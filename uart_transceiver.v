==> flow/design.v <==
module uart_transceiver (
    input clk,
    input rstn,
    input wire tx_start,
    input wire rx,
    input wire [7:0] tx_data,
    output wire tx,
    output wire [7:0] rx_data,
    output wire tx_done,
    output wire rx_done,
    output wire tx_busy,
    output wire rx_busy,
    output wire rx_error
);
localparam BAUD_DIV = 5208 - 1;
reg [12:0] baud_counter;
wire baud_tick;
assign baud_tick = baud_counter == BAUD_DIV;
always @ (posedge clk or negedge rstn) begin
    if (!rstn) begin
        baud_counter <= 13'b0;
    end
    else begin
        if (baud_counter == BAUD_DIV) begin
            baud_counter <= 13'b0;
        end
        else begin
            baud_counter <= baud_counter + 13'b1;
        end
    end
end
reg [1:0] rx_sync;
wire rx_in;
always @ (posedge clk or negedge rstn) begin
    if (!rstn) begin
        rx_sync <= 2'b11;
    end
    else begin
        rx_sync <= {rx_sync[1:0], rx};
    end
end
assign rx_in = rx_sync[1];
reg [9:0] tx_shift_reg;
reg [3:0] tx_bit_count;
reg tx_active;
reg tx_done_reg;
assign tx = tx_active ? tx_shift_reg[0] : 1'b1;
assign tx_busy = tx_active;
assign tx_done = tx_done_reg;
always @ (posedge clk or negedge rstn) begin
    if (!rstn) begin
        tx_shift_reg <= 10'h0;
        tx_bit_count <= 4'b0;
        tx_active <= 1'b0;
        tx_done_reg <= 1'b0;
    end
    else begin
        if (tx_start && !tx_active) begin
            tx_shift_reg <= {1'b1, tx_data, 1'b0};
            tx_bit_count <= 4'b1;
            tx_active <= 1'b1;
            tx_done_reg <= 1'b0;
        end
        else if (tx_active && baud_tick) begin
            tx_shift_reg <= {1'b1, tx_shift_reg[9:1]};
            tx_bit_count <= tx_bit_count + 4'b1;
            if (tx_bit_count == 4'd10) begin
                tx_active <= 1'b0;
                tx_done_reg <= 1'b1;
            end
            else begin
                tx_active <= 1'b1;
                tx_done_reg <= 1'b0;
            end
        end
        else begin
            tx_shift_reg <= tx_shift_reg;
            tx_bit_count <= tx_bit_count;
            tx_active <= tx_active;
            tx_done_reg <= tx_done_reg;
        end
    end
end
reg [7:0] rx_data_reg;
reg [3:0] rx_bit_count;
reg [3:0] rx_sample_count;
reg rx_active;
reg rx_done_reg;
reg rx_error_reg;
assign rx_busy = rx_active;
assign rx_done = rx_done_reg;
assign rx_data = rx_data_reg;
assign rx_error = rx_error_reg;
always @ (posedge clk or negedge rstn) begin
    if (!rstn) begin
        rx_data_reg <= 8'b0;
        rx_bit_count <= 4'd0;
        rx_sample_count <= 4'd0;
        rx_active <= 1'b0;
        rx_done_reg <= 1'b0;
        rx_error_reg <= 1'b0;
    end
    else begin
        if (!rx_active && !rx_in) begin
            rx_data_reg <= rx_data_reg;
            rx_bit_count <= 4'd1;
            rx_sample_count <= 4'd0;
            rx_active <= 1'b1;
            rx_done_reg <= 1'b0;
            rx_error_reg <= 1'b0;
        end
        else if (rx_active && baud_tick) begin
            if ((4'd9 >= rx_bit_count) && (rx_bit_count >= 4'd1)) begin
                rx_data_reg[rx_bit_count - 4'd2] <= rx_in;
                rx_sample_count <= rx_sample_count + 4'd1;
            end
            if ((rx_bit_count == 4'd10) && (!rx_in)) begin
                rx_error_reg <= 1'b1;
            end
            if (rx_bit_count == 4'd10) begin
                rx_bit_count <= 4'd0;
                rx_active <= 1'b0;
                rx_done_reg <= 1'b1;
            end
            else begin
                rx_bit_count <= rx_bit_count + 4'd1;
                rx_active <= 1'b1;
                rx_done_reg <= 1'b0;
            end
        end
    end
end
endmodule
# From RTL to reports: uart_transceiver
# The steps from the RTL of uart_transceiver to its reports follow in flow order.
# Lines are those of the file above, counted from 1.
# Library cell names are shortened.
# The mark -- stands for no value.
[inputs]
design = "uart_transceiver"
clock_port = "clk"
lib = "sky130hd"
corner = "tt_025C_1v80"

# After elaboration
# Source: Yosys, flattened and elaborated, memories not mapped. Widths are those after wreduce. Registers that Yosys merges into a memory's read port (data or address) are not register bits. Print and check cells do not count. Equal cells are merged and count once.
[op_classes]
reduce_logical = 14
shifts = 2
n_eq = 3
n_addsub = 5
n_logic = 4
cmp = 2
mux = 24
[op_table]
columns = ["cell", "n"]
rows = [
  ["10-bit two-way mux", 2],
  ["4-bit two-way mux", 5],
  ["1-bit two-way mux", 16],
  ["13-bit by 1-bit adder with 13-bit output (second input constant)", 1],
  ["13-bit == test (second input constant)", 1],
  ["13-bit two-way mux", 1],
  ["1-bit by 5-bit variable shift with 8-bit output", 1],
  ["1-bit by 5-bit variable shift with 8-bit output (first input constant)", 1],
  ["4-bit by 1-bit adder with 4-bit output (second input constant)", 2],
  ["4-bit == test (second input constant)", 2],
  ["8-bit bitwise AND", 1],
  ["8-bit OR", 1],
  ["8-bit inverter", 1],
  ["1-bit logical AND", 6],
  ["2-bit nonzero test", 3],
  ["4-bit negator with 5-bit output", 1],
  ["4-bit by 1-bit >= comparator with 1-bit output (second input constant)", 1],
  ["4-bit by 2-bit subtractor with 4-bit output (second input constant)", 1],
  ["4-bit >= comparator (first input constant)", 1],
  ["1-bit logical NOT", 3],
  ["3-bit AND reduction", 1],
  ["2-bit AND reduction", 1],
  ["1-bit inverter", 1],
]
[word_totals]
reg_bits = 46
elab_cells = 65
out_inout_bits = 14
inputBits = 12

# Longest topological paths
# Yosys ltp: most cells in a row. Word level: on the elaborated netlist, between registers, memories and ports. Mapped: between sequential cells and ports; inverters and the memories' decode and read muxes count.
[logic_depth]
word_depth = 6
abc_area = 0
ltp_mapped = 6
ltp_nobuf = 6

# After synthesis
# Source: synth_stat.txt of the flow (Yosys; design flattened, memories mapped). It holds for the ABC_AREA given above (unset counts as 0); a run with the other value may have another netlist.
[mapped]
ffs = 46
area_um2 = 2472.4
buf_cells = 8
seqArea_um2 = 1153.6
stdcells = 250
[by_type]
columns = ["cell", "n", "type_area_um2"]
rows = [
  ["dfrtp_1", 44, 1.1E+03],
  ["ha_1", 12, 150.144],
  ["nand2_1", 35, 131.376],
  ["xnor2_1", 8, 70.067],
  ["a211oi_1", 9, 67.565],
  ["a31oi_1", 9, 56.304],
  ["nor2b_1", 9, 56.304],
  ["dfstp_2", 2, 52.55],
  ["o41ai_1", 6, 52.55],
  ["xor2_1", 6, 52.55],
  ["mux2i_1", 5, 50.048],
  ["nand3_1", 9, 45.043],
  ["nor2_1", 12, 45.043],
  ["o21ai_0", 9, 45.043],
  ["inv_1", 11, 41.29],
  ["a21oi_1", 7, 35.034],
  ["nand3b_1", 4, 30.029],
  ["clkbuf_1", 7, 26.275],
]
# Not listed: further types 28, cells in them 46.

# Path before layout
# Path of least setup slack by OpenSTA after synthesis, without wires, with an ideal clock, recovery checks aside; 20% of the period is set as input and as output delay. Where synthesis merged equal registers, the netlist keeps one of their names.
[synth_timing]
path_kind = "reg-to-reg"
start = "register rx_bit_count[0]"
end = "register rx_data_reg[4]"
setup_time_ns = 0.125
driving_pins = 7
t_first_pin_ns = 0.000
path_buffers = 0
required_time_ns = 2.255
path_delay_ns = 2.039
arrival_ns = 1.914
path_slack_ns = 0.342
tclk_ns = 2.38
period_less_setup_slack_ns = 2.038
# "path_delay_ns" = arrival - input delay + setup time.
# "driving_pins": output pins that drive a net of the path, with the launching flip-flop's if there is one; two outputs of one cell count as two.
# "period_less_setup_slack_ns" = period - worst setup slack (recovery checks aside). The figure is calculated, with input and output delays left at 20% of the set period.
# The rows between start and end are the longest chain of elaborated cells between them; the timing report does not say that the signal goes this way. Where chains are equally long, one stands for them.
# A line is the first line of the expression or statement that the cell stems from. Yosys adds cells for indexed reads and writes and turns some case tables into memories.
# A register here has more assigning lines than the two given.
# Where a signal picks the word or bit written, the line may be left out of the assigning lines.
[synth_via]
cell_sequence = "dfrtp_1 > inv_1 > ha_1 > or4b_2 > o211ai_2 > nor4_1 > mux2_2"
elab_chain_cells = 6
cells_between = 11
lines_between = 2
cone_classes = "add/sub: 2; compare: 2; shift: 2; logic: 3; reduce/logical: 2"
[synth_rtl]
columns = ["item", "line", "text"]
rows = [
  ["start: declaration", 85, "reg [3:0] rx_bit_count;"],
  ["start: assignment", 97, "rx_bit_count <= 4'd0;"],
  ["start: assignment", 126, "rx_bit_count <= rx_bit_count + 4'd1;"],
  ["4-bit by 2-bit subtractor with 4-bit output", 114, "rx_data_reg[rx_bit_count - 4'd2] <= rx_in;"],
  ["4-bit negator with 5-bit output", 114, ""],
  ["1-bit by 5-bit variable shift with 8-bit output", 114, ""],
  ["8-bit inverter", 114, ""],
  ["8-bit bitwise AND", 114, ""],
  ["8-bit OR", 114, ""],
  ["end: assignment", 96, "rx_data_reg <= 8'b0;"],
  ["end: assignment", 105, "rx_data_reg <= rx_data_reg;"],
  ["end: declaration", 84, "reg [7:0] rx_data_reg;"],
]

# Worst path after layout
# Path of least setup slack in the final report of entry A (OpenROAD, finished layout, wires in). Where an end is a register, its clock arrival counts in the times.
[layout_timing]
path_kind = "reg-to-output"
start = "register tx_active"
end = "output port tx_busy"
arrival_ns = 1.80
required_time_ns = 2.42
path_buffers = 1
tclk_ns = 3.02
driving_pins = 2
path_slack_ns = 0.62
out_delay_ns = 0.60
t_first_pin_ns = 0.30
# A register here has more assigning lines than the two given.
[layout_via]
cell_sequence = "dfrtp_1 > clkdlybuf4s50_1"
elab_chain_cells = 0
cells_between = 0
lines_between = 0
[layout_rtl]
columns = ["item", "line", "text"]
rows = [
  ["start: declaration", 45, "reg tx_active;"],
  ["start: assignment", 54, "tx_active <= 1'b0;"],
  ["start: assignment", 79, "tx_active <= tx_active;"],
  ["end: declaration", 11, "output wire tx_busy,"],
]

# Design uart_transceiver on sky130hd. What follows are 2 stored runs of the flow, each under its own settings; their order means nothing. The constraints put input and output delay at 20% of the set period each and load the outputs with 0.01 pF.
# "period_reached_ns": clock period set for the run, less the worst setup slack. It is reckoned from that one timing run; input and output delays stay at 20% of the period that was set.
# By "worst_path_time_ns" is meant the share of the clock period that the worst setup path is allowed (20% is reserved at inputs, 20% at outputs), minus its slack. Clock arrival times at its registers enter into it.
# "fin_power_uw": no workload was simulated; the value follows from the tool's default switching activity.

[[run]]
name = "entry A"
[run.settings]
period_ns = 3.02
CORE_UTILIZATION = 25
SETUP_SLACK_MARGIN = 0.06
PLACE_DENSITY = 0.53
HOLD_SLACK_MARGIN = 0.14
CORE_ASPECT_RATIO = 0.6
GPL_ROUTABILITY_DRIVEN = 0
SLEW_MARGIN = 0
MIN_ROUTING_LAYER = "met1"
MAX_ROUTING_LAYER = "met5"
CAP_MARGIN = 20
CORE_MARGIN = 2
[run.results]
period_reached_ns = 2.400
post_synth_area_um2 = 2472.4
post_route_stdcell_area_um2 = 3079.2
worst_path_time_ns = 1.80
critical_path_type = "reg-to-output"
ws_setup_ns = 0.620
setup_tns_ns = 0.000
final_die_area_um2 = 10727.2
fin_power_uw = 1471
post_route_util_pct = 31.6

[[run]]
name = "entry B"
[run.settings]
period_ns = 2.29
CORE_UTILIZATION = 18
PLACE_DENSITY_LB_ADDON = 0.1
CORE_ASPECT_RATIO = 1.56
TNS_END_PERCENT = 30
GPL_TIMING_DRIVEN = 1
GPL_ROUTABILITY_DRIVEN = 1
CTS_CLUSTER_SIZE = 42
CAP_MARGIN = 15
SLEW_MARGIN = 15
MIN_ROUTING_LAYER = "met1"
CORE_MARGIN = 2
[run.results]
fin_power_uw = 1838
setup_tns_ns = 0.000
post_synth_area_um2 = 2472.4
period_reached_ns = 2.114
ws_setup_ns = 0.176
final_die_area_um2 = 14712.4
worst_path_time_ns = 2.11
critical_path_type = "reg-to-reg"
post_route_stdcell_area_um2 = 3221.8
post_route_util_pct = 23.9
